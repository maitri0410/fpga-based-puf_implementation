==> flow/design.v <==
module comp(count1,count2,countf,en,rst);
 reg count;
input [7:0] count1;
input [7:0] count2;
input en,rst;
output reg [7:0]countf=8'd0;
reg [2:0] index=3'd0;
always@(*)
begin
if(count1>count2)
begin
count=1'b1;
end
else
begin
count=1'b0;
end
end
always@(negedge en or posedge rst)
begin
if(rst==1)
begin
countf=8'd0;
index=3'd0;
end
else if(en==0)
begin
countf[index]=count;
index=index+3'd1;
end
end
endmodule
---- From RTL to reports: comp ----
What the tools print for comp, step after step.
Line numbers count from 1 in the design file above.
Operators: Yosys type, input widths -> output width; for muxes data width and select width s.
Library cell names are shortened.
Not given: -
set-up
  top module .............................. comp
  clock input ............................. en
  cell library ............................ sky130hd
  corner .................................. tt_025C_1v80

---- Word level ----
Yosys after proc, flatten, opt, wreduce and memory -nomap, before mapping. Enables and synchronous resets that opt folds into registers are not counted as muxes. Memory bits, and registers merged into a memory's read port (data or address), are not among the register bits. Print and check cells are not counted. Equal cells are merged and count once.
operators by class
  add/subtract/negate cells ............... 2
  $lt $le $gt $ge ......................... 1
  shifts and indexed selects .............. 2
  multiplexer cells ....................... 1
  bitwise logic cells ..................... 3
operator list
  operator               count
  $shift 1x4->8          1
  $shift 1x4->8 const A  1
  $gt 8x8->1             1
  $and 8x8->8            1
  $or 8x8->8             1
  $not 8->8              1
  $neg 3->4              1
  $add 3x1->3 const B    1
  $mux 1                 1
word-level totals
  register bits ........................... 11
  output and inout bits ................... 8

---- Logic depth ----
Depth = most cells in a row (Yosys ltp): at word level without a register or memory, in the mapped netlist without a sequential cell, where the memories' decode and read muxes count.
logic depth
  depth in word-level cells ............... 5
  ABC_AREA ................................ 0
  mapped depth ............................ 8
  mapped depth without buffers ............ 7

---- Synthesis result ----
Yosys stat after the flow's synthesis: flattened, memories mapped to cells. It holds for the ABC_AREA given above (unset counts as 0); a run with the other value may have another netlist.
synthesis totals
  mapped cells ............................ 78
  chip area (Yosys) ....................... 772.0 um2
  area of sequential cells ................ 275.3 um2
  flip-flops .............................. 11
  buffers ................................. 3
cell types
  cell      count  area in all (um2)
  dfrtn_1   11     275.264
  ha_1      13     162.656
  a32o_1    4      40.038
  inv_1     10     37.536
  nand2_1   7      26.275
  a21oi_1   5      25.024
  a41o_1    2      20.019
  xor2_1    2      17.517
  a21boi_0  2      15.014
  buf_6     1      11.261
  mux2_1    1      11.261
  mux2_2    1      11.261
  buf_2     2      10.01
  o21ba_1   1      10.01
  a21oi_2   1      8.758
  nor4b_1   1      8.758
  xnor2_1   1      8.758
  and2b_1   1      7.507
Other cell types: 11; their cells: 12.

Subject: comp on sky130hd, stored results

Hello all,

Measured results for comp: 2 stored runs of the Yosys and OpenROAD flow on sky130hd. The settings differ; the order carries no meaning. The constraints put input and output delay at 20% of the set period each and load the outputs with 0.01 pF.
"total design power" rests on the timing tool's default activity at the inputs, not on a simulated workload.

---- record 1 ----
settings
  period_ns = 6.33
  CORE_UTILIZATION = 26
  PLACE_DENSITY_LB_ADDON = 0.08
  CORE_ASPECT_RATIO = 0.95
  CORE_MARGIN = 3
  CAP_MARGIN = 20
  SLEW_MARGIN = 20
results
  Yosys chip area after synthesis ......... 772.0 um2
  die area ................................ 3659.2 um2
  standard-cell area after layout ......... 1077.3 um2
  utilization of the finished layout ...... 0.395
  worst setup slack after layout .......... 343 ps
  post-route setup TNS .................... 0 ps
  post-route worst hold slack ............. 437 ps
  total design power ...................... 0.1757 mW

---- record 2 ----
settings
  period_ns = 3.58
  CORE_UTILIZATION = 58
  PLACE_DENSITY = 0.42
  TNS_END_PERCENT = 15
  GPL_TIMING_DRIVEN = 0
  GPL_ROUTABILITY_DRIVEN = 0
  MIN_ROUTING_LAYER = met2
  CAP_MARGIN = 20
  CORE_MARGIN = 2
  SLEW_MARGIN = 20
results
  Yosys chip area after synthesis ......... 772.0 um2
  die area ................................ 1639.0 um2
  standard-cell area after layout ......... 1159.9 um2
  utilization of the finished layout ...... 0.914
  worst setup slack after layout .......... -12 ps
  post-route setup TNS .................... -12 ps
  post-route worst hold slack ............. 461 ps
  total design power ...................... 0.3412 mW

Thanks
